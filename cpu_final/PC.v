==> flow/design.v <==
`timescale 1ns / 1ns
module PC(
     input clock,
     input reset,
     input Branch,
     input Zero,
     input [31:0] extended,
     output [31:0] IM_Address
    );
    reg [31:0] pc;
    wire PCSrc = Branch && Zero;
    always @ (posedge clock) begin
        if (reset)
            pc = 0;
        else
            pc = PCSrc ? (pc + 1 + extended):(pc + 1);
    end
    assign IM_Address = pc;
endmodule
### Step by step through the tools: PC

What the tools print for PC, step after step.
Line numbers count from 1 in the design file above.
Library cell names are shortened.
The mark -- stands for no value.

| set-up | value |
|---|---|
| top | PC |
| clock port | clock |
| standard-cell library | sky130hd |
| timing corner | tt_025C_1v80 |

### Elaborated design

Yosys after proc, flatten, opt, wreduce and memory -nomap, before mapping. Enables and synchronous resets that opt folds into registers are not counted as muxes. Memory bits, and registers merged into a memory's read port (data or address), are not among the register bits. Print and check cells are not counted. Equal cells are merged and count once.

| word-level totals | value |
|---|---|
| input bits | 36 |
| register bits | 32 |
| word-level cells | 5 |

| cells by class | value |
|---|---|
| reduce/logical cells | 1 |
| add/subtract/negate cells | 2 |
| mux-type cells | 1 |

Operator list:

| operator | count |
|---|---|
| 32-bit by 1-bit adder with 32-bit output (second input constant) | 1 |
| 32-bit adder | 1 |
| 32-bit 2-to-1 mux | 1 |
| 1-bit logical AND | 1 |

### Logic depth

Yosys ltp: most cells in a row. Word level: on the elaborated netlist, between registers, memories and ports. Mapped: between sequential cells and ports; inverters and the memories' decode and read muxes count.

| logic depth | value |
|---|---|
| depth after elaboration | 3 |
| ABC_AREA | 0 |
| gate-level depth with buffers | 16 |
| mapped depth without buffers | 16 |

### Mapped cells and area

Yosys stat after the flow's synthesis: flattened, memories mapped to cells. It holds for the ABC_AREA given above (unset counts as 0); a run with the other value may have another netlist.
The area totals of this step are shown rounded.

| synthesis totals | value |
|---|---|
| mapped cells | 452 |
| flip-flop cells | 32 |
| synthesis area | 3585 um2 |
| buffers | 16 |

Cell types:

| cell type | count | area in all (um2) |
|---|---|---|
| dfxtp_1 | 32 | 640.614 |
| ha_1 | 39 | 487.968 |
| xnor2_1 | 30 | 262.752 |
| a21oi_1 | 39 | 195.187 |
| nor2_1 | 49 | 183.926 |
| xor2_1 | 21 | 183.926 |
| a211oi_1 | 22 | 165.158 |
| nand2_1 | 37 | 138.883 |
| a21o_1 | 18 | 135.13 |
| nand4_1 | 13 | 81.328 |
| nand3_1 | 14 | 70.067 |
| clkbuf_1 | 15 | 56.304 |
| nor3_1 | 10 | 50.048 |
| o21ai_1 | 10 | 50.048 |
| o211ai_1 | 6 | 45.043 |
| o21a_1 | 6 | 45.043 |
| o2111ai_1 | 5 | 43.792 |
| nand4_4 | 2 | 42.541 |

Other cell types: 44; their cells: 84.

### Path before layout

Source: OpenSTA report_checks on the synthesized netlist (no wires, ideal clock, input and output delay 20% of the period each), path of least setup slack; recovery checks are left aside. Register names are those of the netlist, which keeps one name where synthesis merged equal registers.

| path post-synthesis | value |
|---|---|
| kind | reg-to-reg |
| start | reg pc[0] |
| end | reg pc[28] |
| period | 3940 ps |
| data arrival time | 3384 ps |
| path delay | 3470 ps |
| stages | 15 |
| slack | 470 ps |
| data required time | 3854 ps |
| synthesis period reached | 3470 ps |

"path delay" = arrival - input delay + setup time.
"stages": output pins that drive a net of the path, with the launching flip-flop's if there is one; two outputs of one cell count as two.
"synthesis period reached" = period - worst setup slack (recovery checks aside). The figure is calculated, with input and output delays left at 20% of the set period.
The rows between start and end are the longest chain of elaborated cells between them; the timing report does not say that the signal goes this way. Where chains are equally long, one stands for them.
A line is the first line of the expression or statement that the cell stems from. Yosys adds cells for indexed reads and writes and turns some case tables into memories.

| between the ends, post-synthesis | value |
|---|---|
| cell sequence | dfxtp_1 ha_1 nand4_2 nor4_4 nand3_1 xnor2_1 ha_1 and3_1 a211o_1 a2111oi_0 a21oi_1 nand4_1 a21oi_1 xnor2_1 a211oi_1 |
| length of the longest elaborated chain | 3 |

Ends and longest elaborated chain, post-synthesis:

| element | line | RTL |
|---|---|---|
| start, declared | 10 | `reg [31:0] pc;` |
| start, assigned | 14 | `pc = 0;` |
| start, assigned | 16 | `pc = PCSrc ? (pc + 1 + extended):(pc + 1);` |
| 32-bit by 1-bit adder with 32-bit output | 16 |  |
| 32-bit adder | 16 |  |
| 32-bit 2-to-1 mux | 16 |  |
| end, assigned | 14 |  |
| end, assigned | 16 |  |
| end, declared | 10 |  |

Hand-over note for PC

Top module PC; platform sky130hd; tools Yosys and OpenROAD; 2 stored runs in no particular order. Input and output delays are each 20% of the period that was set; the output load is 0.01 pF.
Among the settings, -- means not set for that run.

| setting or result | run 1 | run 2 |
|---|---|---|
| period_ns | 2.57 | 3.39 |
| CORE_UTILIZATION | 53 | 61 |
| SETUP_SLACK_MARGIN | -0.21 | -0.08 |
| PLACE_DENSITY_LB_ADDON | 0.01 | -- |
| CELL_PAD_IN_SITES_GLOBAL_PLACEMENT | 3 | 0 |
| TNS_END_PERCENT | 100 | -- |
| GPL_ROUTABILITY_DRIVEN | 0 | 0 |
| CTS_CLUSTER_SIZE | 73 | -- |
| CAP_MARGIN | 25 | 20 |
| CORE_MARGIN | 2 | 2 |
| SLEW_MARGIN | 20 | 5 |
| CORE_ASPECT_RATIO | -- | 1.36 |
| ABC_AREA | -- | 0 |
| MIN_ROUTING_LAYER | -- | met1 |

Run 1: unfinished; error FLW-0024 in placement
Run 2: unfinished; error GRT-0232 in routing

End of note.
